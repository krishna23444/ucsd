==> flow/design.v <==
module functional_rtl_2 (reset_n, clk, a, b, c, count);
   input reset_n;
   input clk;
   input [4:0] a;
   input [4:0] b;
   output [5:0] c;
   output [5:0] count;
   reg [5:0] c;                
   reg [1:0] current_state;    
   reg [1:0] next_state;       
   reg [5:0] count;
   reg [5:0] next_count;
   reg [5:0] next_c;           
   parameter  s0=2'b00,     
              s1=2'b01,
              s2=2'b10;     
   always @ (current_state or a or b or count)    
   case (current_state)
      s0: begin
         next_count = 6'b000000;     
         next_c     = 6'd0;          
         next_state = s1;            
      end
      s1: begin
         next_count = (count + 1) % 64;          
         next_c = a + b;
         next_state = s2;
      end
      s2: begin
	     next_count = (count + 1) % 64;
	     next_c = a - b;
	     next_state = s0;
	  end
      default: begin                    
         next_count = 6'b000000;        
         next_c     = 6'b000000;        
         next_state = s0;               
      end                               
   endcase
   always@(posedge clk or negedge reset_n)
   if (!reset_n)                                
      begin                                     
	 count <= 6'b000000;
	 c <= 6'b000000;
	 current_state <= s0;
      end
   else
      begin
         count <= next_count;
         c <= next_c;
         current_state <= next_state;
       end
endmodule
**Reports on functional_rtl_2**

The steps from the RTL of functional_rtl_2 to its reports follow in flow order.
Line numbers count from 1 in the design file above.
Operators carry their Yosys type and port widths (W data, S select, Z words).
Library cell names are shortened.
The mark -- stands for no value.

- Design top: functional_rtl_2
- Clock: clk
- Cell library: sky130hd
- Library corner: tt_025C_1v80

**Word level**

Yosys after proc, flatten, opt, wreduce and memory -nomap, before mapping. Enables and synchronous resets that opt folds into registers are not counted as muxes. Memory bits, and registers merged into a memory's read port (data or address), are not among the register bits. Print and check cells are not counted. Equal cells are merged and count once.

- Register bits after elaboration: 14
- Bits of input ports: 12

- Add/sub/neg operators: 3
- Equality and inequality tests: 2
- Reductions and logical operators: 2
- Muxes and demuxes: 3

Operators with widths:

| cell | number |
|---|---|
| $pmux W6 S2 | 1 |
| $add A5 B5 Y6 | 1 |
| $sub A5 B5 Y6 | 1 |
| $add A6 B1 Y6 const B | 1 |
| $mux W6 | 1 |
| $pmux W2 S2 | 1 |
| $eq A2 B1 Y1 const B | 1 |
| $eq A2 B2 Y1 const B | 1 |
| $logic_not A2 Y1 | 1 |
| $reduce_or A2 Y1 | 1 |

**Longest topological paths**

Longest topological path by Yosys (ltp), each cell counted once; first at word level (registers and memories cut), then after technology mapping (sequential cells cut; the memories' decode and read muxes count).

- Depth in word-level cells: 3
- ABC_AREA: 0
- Depth in mapped cells: 9
- Gate-level depth less buffers: 9

**Synthesis result**

Yosys stat after the flow's synthesis: flattened, memories mapped to cells. It holds for the ABC_AREA given above (unset counts as 0); a run with the other value may have another netlist.

Cell types:

| type | number |
|---|---|
| dfrtp_1 | 14 |
| ha_1 | 7 |
| nor2_1 | 13 |
| xnor2_1 | 5 |
| dfstp_2 | 1 |
| inv_1 | 6 |
| fa_1 | 1 |
| nor3_1 | 4 |
| nor2b_1 | 3 |
| xor2_1 | 2 |
| nor2b_4 | 1 |
| o22ai_2 | 1 |
| buf_6 | 1 |
| mux2_2 | 1 |
| mux2i_1 | 1 |
| nand3_1 | 2 |
| o21ai_0 | 2 |
| a211o_1 | 1 |

Other cell types: 9; their cells: 9.

- Flip-flop cells: 15
- Buffer cells: 1
- Cell area after synthesis: 0.0008033 mm²
- Cells in the netlist: 75

**Worst setup path after synthesis**

Path of least setup slack by OpenSTA after synthesis, without wires, with an ideal clock, recovery checks aside; 20% of the period is set as input and as output delay. Where synthesis merged equal registers, the netlist keeps one of their names.

- Path kind: in2reg
- Start point: in b[0]
- End point: reg c[5]
- Data arrival time: 2.114 ns
- Driving pins on the path: 9
- Path buffers: 0
- Path slack: 0.857 ns
- Period: 3.05 ns
- Path delay: 1.583 ns
- External input delay: 0.610 ns
- Required time: 2.971 ns
- Synthesis period reached: 2.193 ns

"path delay" is the arrival time less input delay plus setup time.
"driving pins on the path" counts driving pins, that of a launching flip-flop among them; a cell with two outputs on the path counts twice.
"synthesis period reached" = period - worst setup slack (recovery checks aside). The figure is calculated, with input and output delays left at 20% of the set period.
Between the ends stands the longest chain of elaborated cells between them, by number of cells; it is not shown to be the way that was timed. Of several equally long chains one is given.
Each line given opens the expression or statement behind the cell; cells for indexed reads and writes are added by Yosys, which also makes memories of some case tables.

- Cells stage by stage: inv_1 ha_1 mux2_2 inv_1 ha_1 nor2b_4 o31a_1 o22ai_2 mux2i_1
- Cells in the longest elaborated chain: 2
- Elaborated cells between the ends (all ways): 3
- Source lines of those cells: 3
- Those cells by class: add/sub: 2; mux: 1

Ends and longest elaborated chain, after synthesis:

| element | line | RTL |
|---|---|---|
| from (decl) | 5 | `input [4:0] b;` |
| $sub A5 B5 Y6 | 31 | `next_c = a - b;` |
| $pmux W6 S2 | 18 | `case (current_state)` |
| to (assign) | 44 | `c <= 6'b000000;` |
| to (assign) | 50 | `c <= next_c;` |
| to (decl) | 6 | `output [5:0] c;` |

**Worst path after layout**

From the final timing report of job 1: the path of least setup slack in the routed layout; clock arrival at registers is part of the times.

- Path kind: reg2reg
- Start point: reg current_state
- End point: reg c[5]
- Path slack: -0.41 ns
- Required time: 1.64 ns
- Path buffers: 1
- Period: 1.43 ns
- Data arrival time: 2.06 ns
- Driving pins on the path: 9

An end named without its bit number is one bit of that signal or, where synthesis recoded a state register, one of its new flip-flops.

- Cells stage by stage: dfrtp_2 buf_6 nor2_4 xnor2_1 ha_1 o21a_1 o31a_1 o22ai_2 mux2i_1

Ends and longest elaborated chain, after layout:

| element | line | RTL |
|---|---|---|
| from (decl) | 9 | `reg [1:0] current_state;` |
| from (assign) | 45 | `current_state <= s0;` |
| from (assign) | 51 | `current_state <= next_state;` |
| to (assign) | 44 | `c <= 6'b000000;` |
| to (assign) | 50 | `c <= next_c;` |
| to (decl) | 6 | `output [5:0] c;` |

Chain of elaborated cells between the ends: none given.

Subject: functional_rtl_2 on sky130hd, stored results

Hello all,

Top module functional_rtl_2; platform sky130hd; tools Yosys and OpenROAD; 2 stored runs in no particular order. Input and output delays are each 20% of the period that was set; the output load is 0.01 pF.
"achieved period" means the clock period less the worst setup slack. The figure is calculated, with input and output delays left at 20% of the set period.
By "worst setup path time" is meant the share of the clock period that the worst setup path is allowed (20% is reserved at inputs, 20% at outputs), minus its slack. Clock arrival times at its registers enter into it.
By "total power after layout" is meant OpenSTA's value without simulated activity: inputs other than the clock are taken to toggle once in ten clock periods, and the tool carries that through the logic.

### Job 1

Settings: `period_ns=1.43`, `CORE_UTILIZATION=22`, `CELL_PAD_IN_SITES_DETAIL_PLACEMENT=1`, `TNS_END_PERCENT=75`, `GPL_ROUTABILITY_DRIVEN=0`, `CTS_CLUSTER_DIAMETER=379`, `MIN_ROUTING_LAYER=met2`, `MAX_ROUTING_LAYER=met4`, `CAP_MARGIN=20`, `CORE_MARGIN=2`, `SLEW_MARGIN=20`

- Worst setup path time: 1.84 ns
- Class of the worst setup path: reg2reg
- Sum of negative setup slack: -1.387 ns
- Utilization: 37.8%
- Standard-cell area after layout: 0.0012925 mm²
- Area of the synthesized netlist: 0.0008033 mm²
- Area of the die: 0.0041506 mm²
- Total power after layout: 901.3 µW
- Achieved period: 1.844 ns
- Setup slack of the critical path: -0.414 ns

### Job 2

Settings: `period_ns=1.7`, `CORE_UTILIZATION=54`, `PLACE_DENSITY_LB_ADDON=0.05`, `HOLD_SLACK_MARGIN=0.02`, `CORE_MARGIN=7`, `TNS_END_PERCENT=35`, `GPL_TIMING_DRIVEN=1`, `CAP_MARGIN=40`, `SLEW_MARGIN=20`

- Worst setup path time: 1.47 ns
- Class of the worst setup path: in2reg
- Sum of negative setup slack: -0.295 ns
- Utilization: 90.8%
- Standard-cell area after layout: 0.0012262 mm²
- Area of the synthesized netlist: 0.0008033 mm²
- Area of the die: 0.0027636 mm²
- Total power after layout: 754.4 µW
- Achieved period: 1.811 ns
- Setup slack of the critical path: -0.111 ns

Thanks
