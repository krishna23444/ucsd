==> flow/design.v <==
module fibonacci_calculator (input_s, reset_n, begin_fibo,
                             clk, done, fibo_out);
  input  [4:0] input_s;
  input  reset_n;
  input  begin_fibo;
  input  clk;
  output done;
  output [15:0] fibo_out;
  reg done;
  reg [15:0] fibo_out;
  reg [15:0] a;
  reg [15:0] b;
  reg [4:0] count;
  reg started;
  always@ (posedge clk) begin
    if (reset_n == 0) begin
      a <= 1;
      b <= 1;
      count <= 0;
      started <= 0;
      done <= 0;
    end
    else if (begin_fibo == 1 && started == 0) begin
      count <= (input_s == 0) ? 0 : input_s - 1;
      a <= 1;
      b <= 1;
      started <= 1;
      done <= 0;
    end
    else if (count > 0) begin
      a <= b;
      b <= a + b;
      count <= count - 1;
      done <= 0;
    end
    else begin
      if (done == 0)
        fibo_out <= b;
      done <= 1;
      started <= 0;
    end
  end
endmodule
Tool chain data of fibonacci_calculator
What the tools print for fibonacci_calculator, step after step.
Lines are those of the file above, counted from 1.
Cell names lack the library's common part.
The mark - stands for no value.
- top module: fibonacci_calculator
- clock input: clk
- cell library: sky130hd
- timing corner: tt_025C_1v80

Word level
Yosys after proc, flatten, opt, wreduce and memory -nomap, before mapping. Memory bits, and registers merged into a memory's read port (data or address), are not among the register bits. Print and check cells are not counted. Equal cells are merged and count once.
- magnitude comparators: 1
- reductions and logical operators: 5
- noted add/subtract/negate cells: 3
- noted bitwise gates (word level): 5
- equality and inequality tests: 1
- muxes and demuxes: 6
- operator list (kind ; count):
    adder 16 bit ; 1
    2-to-1 mux 5 bit ; 3
    subtractor 5 x 1 -> 5 bit (second input constant) ; 2
    inverter 1 bit ; 5
    > comparator 5 x 1 -> 1 bit (second input constant) ; 1
    zero test 5 bit ; 1
    AND reduction 4 bit ; 1
    2-to-1 mux 1 bit ; 3
    != test 2 bit (second input constant) ; 1
    nonzero test 2 bit ; 1
    OR reduction 2 bit ; 1
    logical AND 1 bit ; 1
- noted output and inout bits: 17
- elaborated cells at 27
- noted register bits after elaboration: 55

Logic depth
Yosys ltp: most cells in a row. Word level: on the elaborated netlist, between registers, memories and ports. Mapped: between sequential cells and ports; inverters and the memories' decode and read muxes count.
- depth after elaboration at 4
- ABC_AREA: 1
- depth in mapped cells: 12
- depth with buffers taken out at 12

Netlist
Source: synth_stat.txt of the flow (Yosys; design flattened, memories mapped). It holds for the ABC_AREA given above (unset counts as 0); a run with the other value may have another netlist.
Totals and module areas in this step are rounded.
- noted buffer cells: 9
- noted standard cells after synthesis: 407
- noted mapped area: 3100 um2
- flip-flops: 55
- sequential part of the area: 1300 um2
- cells by type (cell ; count ; total area (um2)):
    dfxtp_1 ; 39 ; 780.749
    edfxtp_1 ; 16 ; 480.461
    nand2_1 ; 126 ; 472.954
    inv_1 ; 71 ; 266.506
    ha_1 ; 18 ; 225.216
    a21oi_1 ; 24 ; 120.115
    nand3_1 ; 24 ; 120.115
    nor2_1 ; 17 ; 63.811
    o21ai_0 ; 12 ; 60.058
    nand2_2 ; 9 ; 56.304
    xnor2_1 ; 5 ; 43.792
    xor2_1 ; 4 ; 35.034
    buf_6 ; 3 ; 33.782
    nor3_2 ; 3 ; 30.029
    o211ai_1 ; 3 ; 22.522
    buf_2 ; 4 ; 20.019
    fa_1 ; 1 ; 20.019
    nand2_8 ; 1 ; 20.019
Not listed: further types 19, cells in them 27.

Path before layout
OpenSTA on the mapped netlist: ideal clock, no wires. The path of least setup slack (recovery checks aside). Input and output delay are each 20% of the period. Register names are those of the netlist, which keeps one name where synthesis merged equal registers.
- path kind: in2reg
- start point: in begin_fibo
- end point: reg fibo_out[0]
- noted time at the first pin: 0.794 ns
- path buffers at 0
- arrival time: 2.191 ns
- noted library setup time: 0.409 ns
- noted path slack: 1.370 ns
- noted required time: 3.561 ns
- noted driving pins on the path: 5
- delay of the path: 1.806 ns
- clock period at 3.97 ns
- period reached after synthesis at 2.6 ns
"delay of the path" is the arrival time less input delay plus setup time.
"driving pins on the path": output pins that drive a net of the path, with the launching flip-flop's if there is one; two outputs of one cell count as two.
"period reached after synthesis" = period - worst setup slack (recovery checks aside). The figure is calculated, with input and output delays left at 20% of the set period.
Between the ends stands the longest chain of elaborated cells between them, by number of cells; it is not shown to be the way that was timed. Of several equally long chains one is given.
A line is the first line of the expression or statement that the cell stems from. Yosys adds cells for indexed reads and writes and turns some case tables into memories.
- cells stage by stage: inv_2 nor2_4 inv_4 nand2_8 nor3_1
- length of the longest elaborated chain: 3
- elaborated cells on any way between the ends: 3
- noted source lines of those cells: 1
- classes of those cells: 1 x logic; 2 x reduce/logical
- RTL lines, path post-synthesis (element ; RTL line ; source):
    start: declaration ; 5 ; input  begin_fibo;
    logical AND 1 bit ; 23 ; else if (begin_fibo == 1 && started == 0) begin
    inverter 1 bit ; - ;
    AND reduction 4 bit ; - ;
    end: assignment ; 38 ; fibo_out <= b;
    end: declaration ; 8 ; output [15:0] fibo_out;

Timing after layout
Path of least setup slack in the final report of run 1 (OpenROAD, finished layout, wires in). Where an end is a register, its clock arrival counts in the times.
- path kind: reg2reg
- start point: reg count[0]
- end point: reg b[3]
- noted path slack: 1.52 ns
- noted driving pins on the path: 9
- noted required time: 4.49 ns
- arrival time: 2.96 ns
- noted time at the first pin: 0.32 ns
- clock period at 4.27 ns
- noted library setup time: 0.10 ns
- path buffers at 0
Between the ends stands the longest chain of elaborated cells between them, by number of cells; it is not shown to be the way that was timed. Of several equally long chains one is given.
At most two assigning lines are given for a register; there are more.
- cells stage by stage: dfxtp_1 inv_1 ha_1 inv_1 nor2_1 nand2_2 inv_1 o21bai_1 inv_1
- length of the longest elaborated chain: 1
- elaborated cells on any way between the ends: 1
- noted source lines of those cells: 1
- classes of those cells: 1 x compare
- RTL lines, path post-layout (element ; RTL line ; source):
    start: declaration ; 13 ; reg [4:0] count;
    start: assignment ; 24 ; count <= (input_s == 0) ? 0 : input_s - 1;
    start: assignment ; 33 ; count <= count - 1;
    > comparator 5 x 1 -> 1 bit ; 30 ; else if (count > 0) begin
    end: assignment ; 26 ; b <= 1;
    end: assignment ; 32 ; b <= a + b;
    end: declaration ; 12 ; reg [15:0] b;

==> runs of fibonacci_calculator <==
Top module fibonacci_calculator; platform sky130hd; tools Yosys and OpenROAD; 2 stored runs in no particular order. Input and output delays are each 20% of the period that was set; the output load is 0.01 pF.
"achieved clock period" = clock period - worst setup slack. The figure is calculated, with input and output delays left at 20% of the set period.
"time of the worst setup path" = time allowed to the worst setup path (clock period - input delay - output delay, where it has them) - its slack; a late launch clock adds to it, a late capture clock takes from it.
"power consumption" is the tool's figure for a default switching activity; nothing was simulated.
Results are given in rounded form.

Run 1
Settings were period_ns = 4.27; CORE_UTILIZATION = 30; SETUP_SLACK_MARGIN = 0.5; PLACE_DENSITY = 0.66; CELL_PAD_IN_SITES_DETAIL_PLACEMENT = 2; TNS_END_PERCENT = 15; ABC_AREA = 1; GPL_ROUTABILITY_DRIVEN = 0; CTS_CLUSTER_SIZE = 69; CTS_CLUSTER_DIAMETER = 298; MIN_ROUTING_LAYER = met2; MAX_ROUTING_LAYER = met4; CAP_MARGIN = 20; CORE_MARGIN = 2; SLEW_MARGIN = 20
- area of the synthesized netlist: 3100 um2
- die area: 11000 um2
- noted the standard-cell area of the final layout: 3600 um2
- noted the utilization in the final report: 0.36
- noted the smallest setup slack: 1.5 ns
- noted the setup total negative slack: 0.000 ns
- noted the lowest hold slack: 0.48 ns
- noted the power consumption: 2.3 mW
- noted the achieved clock period: 2.747 ns
- noted the time of the worst setup path: 2.75 ns
- worst setup path type: reg2reg

Run 2
Settings were period_ns = 1.89; CORE_UTILIZATION = 17; PLACE_DENSITY_LB_ADDON = 0.09; CELL_PAD_IN_SITES_GLOBAL_PLACEMENT = 3; CELL_PAD_IN_SITES_DETAIL_PLACEMENT = 1; GPL_TIMING_DRIVEN = 1; CTS_CLUSTER_DIAMETER = 247; CAP_MARGIN = 5; MIN_ROUTING_LAYER = met2; MAX_ROUTING_LAYER = met4; CORE_MARGIN = 2; SLEW_MARGIN = 20
- area of the synthesized netlist: 2700 um2
- die area: 17000 um2
- noted the standard-cell area of the final layout: 3900 um2
- noted the utilization in the final report: 0.25
- noted the smallest setup slack: -0.17 ns
- noted the setup total negative slack: -0.49 ns
- noted the lowest hold slack: 0.46 ns
- noted the power consumption: 4.2 mW
- noted the achieved clock period: 2.063 ns
- noted the time of the worst setup path: 2.06 ns
- worst setup path type: reg2reg
